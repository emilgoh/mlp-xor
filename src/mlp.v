==> flow/design.v <==
`timescale 1ns/10ps
`timescale  1ns/10ps
module neuron2
(
    input   clk,         
    input   rst,         
    input   input1,      
    input   input2,      
    input   [7:0]  weight1,
    input   [7:0]  weight2,
    input   [7:0]  bias,
    output  reg [9:0] neuron_out
);
    reg [9:0] tmp_out;
    always@(posedge clk) begin
        if (rst) begin
            neuron_out <= 10'b000000000;          
        end
        else begin
            tmp_out <= (input1 * weight1) + (input2 * weight2) + bias;
            neuron_out <= (tmp_out <= 10'b000000000) ? 10'b000000000 : tmp_out[9:0];
        end
    end
endmodule
`timescale  1ns/10ps
module neuron3
(
    input   clk,                 
    input   rst,                 
    input   [9:0] input1,       
    input   [9:0] input2,   
    input   [9:0] input3,     
    input   [7:0]  weight1,
    input   [7:0]  weight2,
    input   [7:0]  weight3,
    input   [7:0]  bias,
    output  reg [10:0] neuron_out
);
    reg     [10:0] tmp_out;
    always@(posedge clk) begin
        if (rst) begin
            neuron_out <= 11'b00000000000;          
        end
        else begin
            tmp_out <= (input1 * weight1) + (input2 * weight2) + (input3 * weight3) + bias;
            neuron_out <= (tmp_out <= 11'b00000000000) ? 11'b00000000000 : tmp_out[10:0];
        end
    end
endmodule
module  MLP (
    input clk,               
    input reset,             
    input in1,               
    input in2,               
    input signed [7:0] hidden_weight1,
    input signed [7:0] hidden_weight2,
    input signed [7:0] hidden_bias1,
    input signed [7:0] hidden_weight3,
    input signed [7:0] hidden_weight4,
    input signed [7:0] hidden_bias2  ,
    input signed [7:0] hidden_weight5,
    input signed [7:0] hidden_weight6,
    input signed [7:0] hidden_bias3  ,
    input signed [7:0] output_weight1,
    input signed [7:0] output_weight2,
    input signed [7:0] output_weight3,
    input signed [7:0] output_bias   ,
    output reg final_out     
);
    wire [9:0] hidden_neuron1_out;
    wire [9:0] hidden_neuron2_out;
    wire [9:0] hidden_neuron3_out;
    neuron2 hidden_neuron1(
        .clk(clk),
        .rst(reset),
        .input1(in1),
        .input2(in2),
        .weight1(hidden_weight1),
        .weight2(hidden_weight2),
        .bias(hidden_bias1),
        .neuron_out(hidden_neuron1_out)
    );
    neuron2 hidden_neuron2(
        .clk(clk),
        .rst(reset),
        .input1(in1),
        .input2(in2),
        .weight1(hidden_weight3),
        .weight2(hidden_weight4),
        .bias(hidden_bias2),
        .neuron_out(hidden_neuron2_out)
    );
    neuron2 hidden_neuron3(
        .clk(clk),
        .rst(reset),
        .input1(in1),
        .input2(in2),
        .weight1(hidden_weight5),
        .weight2(hidden_weight6),
        .bias(hidden_bias3),
        .neuron_out(hidden_neuron3_out)
    );
    wire [10:0] output_neuron_out;
    neuron3 output_neuron(
        .clk(clk),
        .rst(reset),
        .input1(hidden_neuron1_out),
        .input2(hidden_neuron2_out),
        .input3(hidden_neuron3_out),
        .weight1(output_weight1),
        .weight2(output_weight2),
        .weight3(output_weight3),
        .bias(output_bias),
        .neuron_out(output_neuron_out)
    );
    always@(posedge clk) begin
        if(reset) begin                  
            final_out <= 0;
        end
        else begin
            final_out <= output_neuron_out[10];
        end
    end 
endmodule
From RTL to reports: MLP. The steps from the RTL of MLP to its reports follow in flow order. Line numbers count from 1 in the design file above. Library cell names are shortened. Not given: -

Top: MLP. Clock: clk. Cell library: sky130hd. Corner: tt_025C_1v80.

After elaboration. Yosys after proc, flatten, opt, wreduce and memory -nomap, before mapping. Enables and synchronous resets that opt folds into registers are not counted as muxes. Memory bits, and registers merged into a memory's read port (data or address), are not among the register bits. Print and check cells are not counted. Equal cells are merged and count once.

The entry for bits of input ports reads 108. The entry for register bits after elaboration reads 83. Under word-level cells stands 35. Under output and inout bits stands 1.

Under multipliers stands 9. Under add/subtract/negate cells stands 9. The figure for $lt $le $gt $ge is 4. The figure for reductions and logical operators is 4.

Operator list (count): multiplier 10 x 8 -> 11 bit (3); multiplier 1 x 8 -> 9 bit (6); less-or-equal comparator 10 x 1 -> 1 bit (second input constant) (3); adder 10 bit (3); adder 10 x 8 -> 10 bit (3); adder 11 bit (2); less-or-equal comparator 11 x 1 -> 1 bit (second input constant) (1); adder 11 x 8 -> 11 bit (1); OR reduction 2 bit (4).

Logic depth. Depth = most cells in a row (Yosys ltp): at word level without a register or memory, in the mapped netlist without a sequential cell, where the memories' decode and read muxes count.

Under depth in word-level cells stands 4. The figure for ABC_AREA is 0. Under gate-level depth with buffers stands 21. Under depth with buffers taken out stands 21.

Netlist. The flow's flattened synthesis, as Yosys stat reports it; memories are mapped. The netlist is that of the ABC_AREA named above (0 if unset); the other value can give another one.

For mapped flip-flops the number is 63. For buffers the number is 11. The figure for standard cells after synthesis is 892. The figure for sequential area is 1571.5 µm². The figure for chip area (Yosys) is 8590.7 µm².

Cells by type: fa_1 (count 151, area in all 3.02E+03 µm²); ha_1 (count 78, area in all 975.936 µm²); edfxtp_1 (count 31, area in all 930.893 µm²); inv_1 (count 218, area in all 818.285 µm²); and2_1 (count 104, area in all 650.624 µm²); dfxtp_1 (count 32, area in all 640.614 µm²); nand2_1 (count 116, area in all 435.418 µm²); xnor2_1 (count 48, area in all 420.403 µm²); nor2b_1 (count 38, area in all 237.728 µm²); xor2_1 (count 11, area in all 96.342 µm²); a21oi_1 (count 15, area in all 75.072 µm²); and2_2 (count 7, area in all 52.55 µm²); o21ai_0 (count 9, area in all 45.043 µm²); a21o_1 (count 4, area in all 30.029 µm²); clkbuf_1 (count 8, area in all 30.029 µm²); o21bai_1 (count 4, area in all 30.029 µm²); a21boi_0 (count 3, area in all 22.522 µm²); nor2_1 (count 6, area in all 22.522 µm²).

Other cell types: 5; their cells: 9. The figures by module come from a second, unflattened synthesis with its own total; it is not the netlist above.

Under cells (unflattened synthesis) stands 976. For area total of the unflattened synthesis the number is 9485.3 µm².

Each row is one instance without its submodules.

By module: neuron3 (instances 1, area 5915.7 µm², sequential area 550.5 µm², cells 626); neuron2 (instances 3, area 1178.6 µm², sequential area 500.5 µm², cells 116); MLP (instances 1, area 33.8 µm², sequential area 20.0 µm², cells 2).

Timing after synthesis. Source: OpenSTA report_checks on the synthesized netlist (no wires, ideal clock, input and output delay 20% of the period each), path of least setup slack; recovery checks are left aside. Register names are those of the netlist, which keeps one name where synthesis merged equal registers.

Kind: input port to flip-flop. From: in output_weight1[0]. To: reg output_neuron.tmp_out[10]. The figure for buffers on the path is 1. The entry for required time reads 7.040 ns. The figure for driving pins on the path is 19. For data arrival time the number is 6.255 ns. The figure for external input delay is 1.460 ns. The entry for setup time reads 0.260 ns. The figure for time at the first pin is 1.460 ns. The figure for clock period is 7.3 ns. Under path slack stands 0.786 ns. For delay of the path the number is 5.055 ns. For period reached after synthesis the number is 6.514 ns.

"delay of the path" = arrival - input delay + setup time. "driving pins on the path" counts driving pins, that of a launching flip-flop among them; a cell with two outputs on the path counts twice. "period reached after synthesis" = period - worst setup slack (recovery checks aside). The figure is calculated, with input and output delays left at 20% of the set period. The rows between start and end are the longest chain of elaborated cells between them; the timing report does not say that the signal goes this way. Where chains are equally long, one stands for them. Each line given opens the expression or statement behind the cell; cells for indexed reads and writes are added by Yosys, which also makes memories of some case tables.

Cells stage by stage: clkbuf_1 > nand2_1 > fa_1 > fa_1 > fa_1 > fa_1 > inv_1 > fa_1 > fa_1 > inv_1 > fa_1 > inv_1 > ha_1 > a21oi_1 > o21bai_1 > a21oi_1 > o21ai_1 > xnor2_1 > xnor2_1. The entry for cells in the longest elaborated chain reads 4. The entry for elaborated cells on any way between the ends reads 4. The figure for RTL lines with such cells is 1. Classes of those cells: add/sub (3); mul (1).

Ends and longest elaborated chain, post-synthesis: start, declared (RTL line 64) `input signed [7:0] output_weight1,`; multiplier 10 x 8 -> 11 bit (RTL line 45) `tmp_out <= (input1 * weight1) + (input2 * weight2) + (input3 * weight3) + bias;`; adder 11 bit x2 (RTL line 45); adder 11 x 8 -> 11 bit (RTL line 45); end, assigned (RTL line 45); end, declared (RTL line 39) `reg     [10:0] tmp_out;`.

Path in the finished layout. Path of least setup slack in the final report of run B (OpenROAD, finished layout, wires in). Where an end is a register, its clock arrival counts in the times.

Kind: input port to flip-flop. From: in output_weight1[2]. To: reg output_neuron.tmp_out[10]. The figure for driving pins on the path is 20. The entry for setup time reads 0.25 ns. The figure for buffers on the path is 1. The entry for required time reads 7.09 ns. For data arrival time the number is 6.78 ns. The figure for time at the first pin is 1.40 ns. The figure for clock period is 7.01 ns. The figure for external input delay is 1.40 ns. Under path slack stands 0.31 ns.

The rows between start and end are the longest chain of elaborated cells between them; the timing report does not say that the signal goes this way. Where chains are equally long, one stands for them.

Cells stage by stage: clkdlybuf4s50_1 > nand2_1 > fa_1 > inv_1 > ha_1 > fa_1 > fa_1 > inv_1 > fa_1 > fa_1 > fa_1 > inv_1 > ha_1 > a21o_1 > a21oi_1 > o21bai_1 > a21oi_1 > o21ai_1 > xnor2_1 > xnor2_1. The entry for cells in the longest elaborated chain reads 4. The entry for elaborated cells on any way between the ends reads 4. The figure for RTL lines with such cells is 1. Classes of those cells: add/sub (3); mul (1).

Ends and longest elaborated chain, post-layout: start, declared (RTL line 64) `input signed [7:0] output_weight1,`; multiplier 10 x 8 -> 11 bit (RTL line 45) `tmp_out <= (input1 * weight1) + (input2 * weight2) + (input3 * weight3) + bias;`; adder 11 bit x2 (RTL line 45); adder 11 x 8 -> 11 bit (RTL line 45); end, assigned (RTL line 45); end, declared (RTL line 39) `reg     [10:0] tmp_out;`.

Subject: MLP on sky130hd, stored results

Hello all,

Design MLP on sky130hd. What follows are 2 stored runs of the flow, each under its own settings; their order means nothing. The constraints put input and output delay at 20% of the set period each and load the outputs with 0.01 pF. By "clock period achieved" is meant the clock period of the run minus its worst setup slack. This is arithmetic on one report: input and output delays are still those of the set period (20% each). "time of the worst setup path" = time allowed to the worst setup path (clock period - input delay - output delay, where it has them) - its slack; a late launch clock adds to it, a late capture clock takes from it. "total power after layout" is the tool's figure for a default switching activity; nothing was simulated.

Run A has these settings: period_ns 3.81; CORE_UTILIZATION 56; SETUP_SLACK_MARGIN 0.15; PLACE_DENSITY_LB_ADDON 0.18; HOLD_SLACK_MARGIN 0.25; CORE_ASPECT_RATIO 0.59; CORE_MARGIN 6; CELL_PAD_IN_SITES_GLOBAL_PLACEMENT 2; CELL_PAD_IN_SITES_DETAIL_PLACEMENT 1; TNS_END_PERCENT 60; GPL_TIMING_DRIVEN 1; CTS_CLUSTER_DIAMETER 368; MAX_ROUTING_LAYER met5; CAP_MARGIN 20; SLEW_MARGIN 20. Outcome: stopped before the end: placement reported FLW-0024.

Run B has these settings: period_ns 7.01; CAP_MARGIN 20; CORE_MARGIN 2; CORE_UTILIZATION 40; SLEW_MARGIN 20. The total die area is 22,665.3 µm². The clock period achieved comes to 6.702 ns. For the standard-cell area after routing the run shows 10,440.0 µm². For the time of the worst setup path the run shows 5.30 ns. Worst setup path kind: input port to flip-flop. For the worst hold slack after layout the run shows 0.439 ns. The total power after layout comes to 3.597 mW. The synthesized cell area stands at 8,590.7 µm². The post-layout utilization is 49.7%. The total negative setup slack reads 0.000 ns. The smallest setup slack is 0.308 ns.

Thanks
